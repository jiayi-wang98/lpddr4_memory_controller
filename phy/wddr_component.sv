==> flow/design.v <==
module ddr_pipeline #(
   parameter DWIDTH          = 8
) (
   input  logic              i_clk,
   input  logic [DWIDTH-1:0] i_pipe_en,
   input  logic [DWIDTH-1:0] i_d,
   output logic [DWIDTH-1:0] o_q
);
   logic [DWIDTH-1:0] q;
   always_ff @(posedge i_clk) begin
    q<=i_d;
   end
   assign o_q=i_pipe_en?q:i_d;
endmodule
module ddr_dp_dbi #(
   parameter       WIDTH  = 8,               
   parameter       NUM_PH = 8,               
   parameter [0:0] EGRESS = 1'b0,            
   parameter       DWIDTH = NUM_PH * WIDTH   
) (
   input  logic                    i_clk,
   input  logic                    i_rst,
   input  logic                    i_dbi_en,
   input  logic                    i_dbi_ones,
   input  logic                    i_dbi_pipe_en,
   input  logic [WIDTH-1:0]        i_dbi_mask,
   input  logic [DWIDTH-1:0]       i_sdr,
   output logic [DWIDTH-1:0]       o_sdr,
   input  logic [NUM_PH-1:0]       i_sdr_dbi,
   output logic [NUM_PH-1:0]       o_sdr_dbi
);
   genvar i;
   generate
      for (i=0; i<NUM_PH; i++) begin : DBI
         ddr_dbi #(
            .DWIDTH           (WIDTH),
            .EGRESS           (EGRESS)
         ) u_dbi (
            .i_clk            (i_clk),
            .i_rst            (i_rst),
            .i_dbi_en         (i_dbi_en),
            .i_dbi_ones       (i_dbi_ones),
            .i_dbi_mask       (i_dbi_mask),
            .i_dbi_pipe_en    (i_dbi_pipe_en),
            .i_dbi            (i_sdr_dbi[i]),
            .i_bus            (i_sdr[i*WIDTH+:WIDTH]),
            .o_dbi            (o_sdr_dbi[i]),
            .o_bus            (o_sdr[i*WIDTH+:WIDTH])
         );
      end
   endgenerate
endmodule
module ddr_dbi #(
   parameter       DWIDTH = 8,    
   parameter [0:0] EGRESS = 1'b1   
) (
   input  logic              i_clk,
   input  logic              i_rst,
   input  logic              i_dbi_en,
   input  logic              i_dbi_ones,
   input  logic              i_dbi_pipe_en,
   input  logic [DWIDTH-1:0] i_dbi_mask,
   input  logic              i_dbi,
   input  logic [DWIDTH-1:0] i_bus,
   output logic              o_dbi,
   output logic [DWIDTH-1:0] o_bus
);
   localparam AWIDTH = $clog2(DWIDTH) + 'd1;
   logic [AWIDTH-1:0] count, count_msk;
   logic [DWIDTH-1:0] bus, bus_d, bus_q, bus_mask;
   logic dbi_d, dbi_q;
   assign bus_mask = ~i_dbi_mask;
   assign bus = bus_mask & (i_dbi_ones ? i_bus : ~i_bus);
   integer i;
   always_comb begin
      count = 0;                                
      for(i=0; i<DWIDTH; i++)                   
         count = count + bus[i];                
   end
   integer j;
   always_comb begin
      count_msk = 0;                            
      for(j=0; j<DWIDTH; j++) begin             
         count_msk = count_msk + bus_mask[j];   
      end
   end
   assign dbi_d = i_dbi_en & (EGRESS ? count > (count_msk>>1) : i_dbi);
   assign bus_d = ({DWIDTH{dbi_d}} & bus_mask) ^ i_bus;
   always_ff @(posedge i_clk, posedge i_rst) begin
      if (i_rst) begin
         bus_q <= '0;
         dbi_q <= '0;
      end else begin
         bus_q <= bus_d;
         dbi_q <= dbi_d;
      end
   end
   assign o_bus = i_dbi_pipe_en ? bus_q : bus_d;
   assign o_dbi = 1'b0 ? dbi_q : dbi_d;
endmodule
module ddr_cgc_rl (
   input  logic i_cgc_en,
   input  logic i_clk_en,
   input  logic i_clk,
   output logic o_clk
);
   logic clk_en, inv_clk, clk_test_en;
   assign clk_test_en=i_clk_en | i_cgc_en;
   assign inv_clk=~i_clk;
   always_latch begin
    if(inv_clk) clk_en=clk_test_en;
   end
   assign o_clk=i_clk&clk_en;
endmodule
module ddr_demet_r #(
   parameter DWIDTH = 1
) (
   input  logic              i_clk,
   input  logic              i_rst,
   input  logic [DWIDTH-1:0] i_d,
   output logic [DWIDTH-1:0] o_q
);
   logic [DWIDTH-1:0] q0;
   always_ff@(posedge i_clk) begin 
      if(i_rst) begin 
         q0<='d0;
         o_q<='d0;
      end else begin
         q0<=i_d;
         o_q<=q0;
      end
   end
endmodule
module ddr_fifo #(
   parameter       WWIDTH    = 32,
   parameter       RWIDTH    = 32,
   parameter       BWIDTH    = 8,
   parameter       DEPTH     = 8,
   parameter [0:0] SYNC      = 1'b0,
   parameter [0:0] RAM_MODEL = 1'b0,
   parameter       AWIDTH    = $clog2(DEPTH)
) (
   input   logic                i_clr,
   input   logic                i_loop_mode,
   input   logic                i_load_ptr,
   input   logic [AWIDTH-1:0]   i_stop_ptr,
   input   logic [AWIDTH-1:0]   i_start_ptr,
   input   logic                i_wclk,
   input   logic                i_wrst,
   input   logic                i_write,
   input   logic [WWIDTH-1:0]   i_wdata,
   output  logic                o_full,
   output  logic                o_early_full,
   input   logic                i_rclk,
   input   logic                i_rrst,
   input   logic                i_read,
   output  logic [RWIDTH-1:0]   o_rdata,
   output  logic                o_early_empty_n,
   output  logic                o_empty_n
);
   logic [  AWIDTH:0] rbin_d , wbin_d;
   logic [  AWIDTH:0] rbin_q , wbin_q;
   logic [  AWIDTH:0] rgray_d, wgray_d;
   logic [  AWIDTH:0] wbin_next_d ;
   logic [  AWIDTH:0] wgray_next_d ;
   logic [  AWIDTH:0] rgray_q, wgray_q;
   logic [  AWIDTH:0] rbin_next_d ;
   logic [  AWIDTH:0] rgray_next_q, rgray_next_d;
   logic [  AWIDTH:0] rgray_sync, wgray_sync;
   logic [AWIDTH-1:0] raddr, waddr;
   logic rclk_g;
   assign rclk_g=i_rclk;
   logic rrst, rrst_scan;
   logic wrst, wrst_scan;
   assign rrst = i_rrst | i_clr;
   assign wrst = i_wrst | i_clr;
   assign rrst_scan=rrst;
   assign wrst_scan=wrst;
   logic [RWIDTH-1:0] mem [DEPTH-1:0];
   always_ff @(posedge i_wclk)
      if (i_write)
         mem[waddr] <= i_wdata;
   assign o_rdata = mem[raddr];
   logic  max_loop_wptr;
   assign max_loop_wptr = i_loop_mode && (wbin_q == i_stop_ptr) ;
   assign wbin_d       = i_load_ptr ? i_start_ptr :
                         i_write && max_loop_wptr ? i_start_ptr :
                         i_write ?  wbin_q + 'b1 : wbin_q;
   assign wgray_d      = (wbin_d >> 1) ^ wbin_d;
   assign wbin_next_d  = wbin_d + 'b1 ;
   assign wgray_next_d = (wbin_next_d >> 1) ^ wbin_next_d;
   always_ff @(posedge i_wclk, posedge wrst_scan) begin
      if (wrst_scan) begin
         wbin_q       <= '0;
         wgray_q      <= '0;
      end else begin
         if (i_write || i_load_ptr ) begin
            wbin_q    <= wbin_d;
            wgray_q   <= wgray_d;
         end
      end
   end
   assign o_early_full = wgray_next_d == {~rgray_sync[AWIDTH:AWIDTH-1],rgray_sync[AWIDTH-2:0]};
   assign o_full       = wgray_d == {~rgray_sync[AWIDTH:AWIDTH-1],rgray_sync[AWIDTH-2:0]};
   assign waddr        = wbin_q[AWIDTH-1:0];
   logic  max_loop_rptr;
   assign max_loop_rptr = i_loop_mode && (rbin_q == i_stop_ptr) ;
   assign rbin_d       = i_load_ptr ? i_start_ptr :
                         i_read && max_loop_rptr ? i_start_ptr :
                         i_read ?  rbin_q + 'b1 : rbin_q;
   assign rgray_d = (rbin_d >> 1) ^ rbin_d;
   assign rbin_next_d  = rbin_d + 'b1 ;
   assign rgray_next_d = (rbin_next_d >> 1) ^ rbin_next_d;
   always_ff @(posedge rclk_g, posedge rrst_scan) begin
      if (rrst_scan) begin
         rbin_q       <= '0;
         rgray_q      <= '0;
         rgray_next_q <= '0;
      end else begin
         if (i_read) begin
            rbin_q       <= rbin_d;
            rgray_q      <= rgray_d;
            rgray_next_q <= rgray_next_d;
         end
      end
   end
   assign o_early_empty_n = (rgray_next_q != wgray_sync) & o_empty_n ;
   assign o_empty_n       = rgray_q != wgray_sync;
   assign raddr           = rbin_q[AWIDTH-1:0];
   generate
     if (SYNC) begin : WR_SYNC
         assign wgray_sync = wgray_q;
     end else begin : WR_ASYNC
         ddr_demet_r wsync [AWIDTH+1] (
            .i_clk   (i_rclk),
            .i_rst   (rrst_scan),
            .i_d     (wgray_q),
            .o_q     (wgray_sync)
         );
     end
   endgenerate
   generate
     if (SYNC) begin : RD_SYNC
         assign rgray_sync = rgray_q;
     end else begin : RD_ASYNC
         ddr_demet_r rsync [AWIDTH+1] (
            .i_clk   (i_wclk),
            .i_rst   (wrst_scan),
            .i_d     (rgray_q),
            .o_q     (rgray_sync)
         );
     end
   endgenerate
endmodule
module ddr_dp_wop2pow #(
   parameter WIDTH  = 1,              
   parameter NUM_PH = 4,              
   parameter DWIDTH = WIDTH * NUM_PH
) (
   input  logic [DWIDTH-1:0] i_d,
   output logic [DWIDTH-1:0] o_d
);
   integer i,j;
   always_comb
      for (j=0; j<NUM_PH; j++)
         for (i=0; i<WIDTH; i++)
            o_d[(j*WIDTH)+i] = i_d[(i*NUM_PH)+j];
endmodule
module ddr_dp_pow2wop #(
   parameter WIDTH  = 1,              
   parameter NUM_PH = 4,              
   parameter DWIDTH = WIDTH * NUM_PH
) (
   input  logic [DWIDTH-1:0] i_d,
   output logic [DWIDTH-1:0] o_d
);
   integer i,j;
   always_comb
      for (i=0; i<WIDTH; i++)
         for (j=0; j<NUM_PH; j++)
            o_d[(i*NUM_PH)+j] = i_d[(j*WIDTH)+i];
endmodule
module ddr_pulse_extender # (
   parameter  WIDTH         = 4
) (
   input  logic             i_d,
   input  logic             i_clk,
   input  logic             i_rst,
   input  logic [WIDTH-1:0] i_num_pulses,
   output logic             o_d
);
   logic [WIDTH-1:0] cnt_q;
   logic d_q;
   logic d_asserted ;
   always_ff @ (posedge i_clk, posedge i_rst)
   begin
      if(i_rst)
         cnt_q <= '0;
      else if (i_d)
         cnt_q <= i_num_pulses;
      else if (~i_d && cnt_q != '0)
         cnt_q <= cnt_q - 1'b1;
   end
   always_ff @ (posedge i_clk, posedge i_rst)
   begin
      if(i_rst)
        d_q <= '0;
      else if (i_d || (~i_d && cnt_q == '0))
        d_q <= i_d;
   end
   assign d_asserted = i_d & ~d_q ;
   assign o_d = i_d | d_q ;
endmodule
### Reports on ddr_dp_dbi

What the tools print for ddr_dp_dbi, step after step.
Line numbers count from 1 in the design file above.
Operators carry their Yosys type and port widths (W data, S select, Z words).
Cell names lack the library's common part.
The mark n/a stands for no value.

| design | value |
|---|---|
| top | ddr_dp_dbi |
| clock input | i_clk |
| standard-cell library | sky130hd |
| library corner | tt_025C_1v80 |

### Elaborated design

Source: Yosys, flattened and elaborated, memories not mapped. Widths are those after wreduce; folded enables and synchronous resets count as part of the registers. Registers that Yosys merges into a memory's read port (data or address) are not register bits. Print and check cells do not count. Equal cells are merged and count once.

| storage and ports | value |
|---|---|
| bits of input ports | 85 |
| output and inout bits | 72 |
| register bits | 64 |

| cells by class | value |
|---|---|
| bitwise logic cells | 25 |
| muxes and demuxes | 8 |

Operator list:

| cell | count |
|---|---|
| $and A8 B8 Y8 | 8 |
| $xor A8 B8 Y8 | 8 |
| $mux W8 | 8 |
| $and A1 B1 Y1 | 8 |
| $not A8 Y8 | 1 |

### Depth

Longest topological path by Yosys (ltp), each cell counted once; first at word level (registers and memories cut), then after technology mapping (sequential cells cut; the memories' decode and read muxes count).

| logic depth | value |
|---|---|
| depth in word-level cells | 4 |
| ABC_AREA | 0 |
| depth in mapped cells | 5 |

### After synthesis

Yosys stat after the flow's synthesis: flattened, memories mapped to cells. It holds for the ABC_AREA given above (unset counts as 0); a run with the other value may have another netlist.

| mapped netlist | value |
|---|---|
| sequential area | 1601.5 um2 |
| synthesis area | 3644.7 um2 |
| standard cells after synthesis | 297 |
| flip-flop cells | 64 |

Cell types:

| type | count |
|---|---|
| dfrtp_1 | 64 |
| mux2_2 | 64 |
| xnor2_1 | 64 |
| nand3b_1 | 64 |
| buf_6 | 7 |
| buf_2 | 13 |
| buf_4 | 8 |
| and2_1 | 7 |
| clkbuf_8 | 1 |
| inv_1 | 2 |
| clkbuf_2 | 1 |
| clkbuf_1 | 1 |
| nand2_1 | 1 |

By module: a second synthesis without flattening, with its own total; a netlist apart from the flattened one above.

| second synthesis, totals | value |
|---|---|
| cells (unflattened synthesis) | 296 |
| area total of the unflattened synthesis | 3833.7 um2 |

Rows give one instance, submodules left out.

By module:

| module | area (um2) | cells | instances |
|---|---|---|---|
| ddr_dbi (DWIDTH=8, EGRESS=0) | 479.2 | 37 | 8 |
| ddr_dp_dbi | 0.0 | 0 | 1 |

### Path before layout

OpenSTA on the mapped netlist: ideal clock, no wires. The path of least setup slack (recovery checks aside). Input and output delay are each 20% of the period. Register names are those of the netlist, which keeps one name where synthesis merged equal registers.

| path post-synthesis | value |
|---|---|
| path kind | input to output |
| from | in i_dbi_en |
| to | out o_sdr[12] |
| data required time | 2048 ps |
| buffers on the path | 2 |
| input delay | 512 ps |
| period | 2560 ps |
| arrival | 1290 ps |
| path slack | 758 ps |
| delay of the path | 778 ps |
| stages | 5 |
| synthesis period reached | 1802 ps |

"delay of the path" = arrival - input delay + setup time.
A path that ends at an output port has no setup time.
"stages": output pins that drive a net of the path, with the launching flip-flop's if there is one; two outputs of one cell count as two.
"synthesis period reached" = period - worst setup slack (recovery checks aside). The figure is calculated, with input and output delays left at 20% of the set period.
Between the ends stands the longest chain of elaborated cells between them, by number of cells; it is not shown to be the way that was timed. Of several equally long chains one is given.
Each line given opens the expression or statement behind the cell; cells for indexed reads and writes are added by Yosys, which also makes memories of some case tables.

| on the way, post-synthesis | value |
|---|---|
| cell sequence | buf_6 > clkbuf_8 > nand3b_1 > xnor2_1 > mux2_2 |
| length of the longest elaborated chain | 4 |
| elaborated cells between the ends (all ways) | 4 |
| source lines of those cells | 3 |

RTL lines, path post-synthesis:

| element | RTL line | text |
|---|---|---|
| from (decl) | 23 | `input  logic                    i_dbi_en,` |
| $and A1 B1 Y1 | 87 | `assign dbi_d = i_dbi_en & (EGRESS ? count > (count_msk>>1) : i_dbi);` |
| $and A8 B8 Y8 | 88 | `assign bus_d = ({DWIDTH{dbi_d}} & bus_mask) ^ i_bus;` |
| $xor A8 B8 Y8 | 88 |  |
| $mux W8 | 98 | `assign o_bus = i_dbi_pipe_en ? bus_q : bus_d;` |
| to (decl) | 28 | `output logic [DWIDTH-1:0]       o_sdr,` |

Nets of the timed path that keep an RTL name, with a line that drives or declares them; the list need not be complete.

Named nets, post-synthesis:

| net | RTL line |
|---|---|
| DBI[1].u_dbi.bus_d[4] | 88 |

### Timing after layout

Path of least setup slack in the final report of entry B (OpenROAD, finished layout, wires in). Where an end is a register, its clock arrival counts in the times.
The report prints the path's times to 10 ps; the period is as set.

| path post-layout | value |
|---|---|
| path kind | input to output |
| from | in i_sdr_dbi[3] |
| to | out o_sdr[31] |
| arrival | 1330 ps |
| period | 1590 ps |
| buffers on the path | 3 |
| stages | 6 |
| path slack | -60 ps |
| input delay | 320 ps |
| data required time | 1270 ps |

Between the ends stands the longest chain of elaborated cells between them, by number of cells; it is not shown to be the way that was timed. Of several equally long chains one is given.

| on the way, post-layout | value |
|---|---|
| cell sequence | clkdlybuf4s15_2 > buf_12 > nand3b_1 > xnor2_2 > mux2_2 > buf_2 |
| length of the longest elaborated chain | 4 |
| elaborated cells between the ends (all ways) | 4 |
| source lines of those cells | 3 |

RTL lines, path post-layout:

| element | RTL line | text |
|---|---|---|
| from (decl) | 29 | `input  logic [NUM_PH-1:0]       i_sdr_dbi,` |
| $and A1 B1 Y1 | 87 | `assign dbi_d = i_dbi_en & (EGRESS ? count > (count_msk>>1) : i_dbi);` |
| $and A8 B8 Y8 | 88 | `assign bus_d = ({DWIDTH{dbi_d}} & bus_mask) ^ i_bus;` |
| $xor A8 B8 Y8 | 88 |  |
| $mux W8 | 98 | `assign o_bus = i_dbi_pipe_en ? bus_q : bus_d;` |
| to (decl) | 28 | `output logic [DWIDTH-1:0]       o_sdr,` |

Nets of the timed path that keep an RTL name, with a line that drives or declares them; the list need not be complete.

Named nets, post-layout:

| net | RTL line |
|---|---|
| DBI[3].u_dbi.bus_d[7] | 88 |

Hand-over note for ddr_dp_dbi

2 stored runs of ddr_dp_dbi in the flow (synthesis by Yosys, layout by OpenROAD, sky130hd cells), in arbitrary order. Constraints: input delay and output delay 20% of the set period each, output load 0.01 pF.
By "period achieved" is meant the clock period of the run minus its worst setup slack. This is arithmetic on one report: input and output delays are still those of the set period (20% each).
"time used up by the worst setup path": the worst setup path's part of the clock period (all of it between registers, 20% less for each end at a port) less its slack. A launch clock that arrives late makes it longer, a capture clock that arrives late makes it shorter.
"total power of the final layout": no workload was simulated; the value follows from the tool's default switching activity.
"time used up by the worst setup path" is given in steps of 10 ps.
Settings: - = not set for that run.
A result given as - is not shown for that run.

| run name | period_ns | CORE_UTILIZATION | PLACE_DENSITY_LB_ADDON | CELL_PAD_IN_SITES_GLOBAL_PLACEMENT | TNS_END_PERCENT | GPL_ROUTABILITY_DRIVEN | CTS_CLUSTER_DIAMETER | CAP_MARGIN | CORE_MARGIN | SLEW_MARGIN | SETUP_SLACK_MARGIN | netlist area reported by Yosys (um2) | die outline area (um2) | utilization after routing (%) | worst setup slack after layout (ps) | total power of the final layout (mW) | period achieved (ps) | time used up by the worst setup path (ps) | kind of the worst setup path |
|---|---|---|---|---|---|---|---|---|---|---|---|---|---|---|---|---|---|---|---|
| entry A | 1.73 | 51 | 0.15 | 2 | 45 | 1 | 366 | 20 | 2 | 20 | - | - | - | - | - | - | - | - | - |
| entry B | 1.59 | 40 | - | - | - | - | - | 20 | 2 | 20 | -0.1 | 3644.7 | 9891.3 | 68.7 | -60 | 4.940 | 1650 | 1010 | input to output |

Entry A: unfinished; error FLW-0024 in placement

End of note.
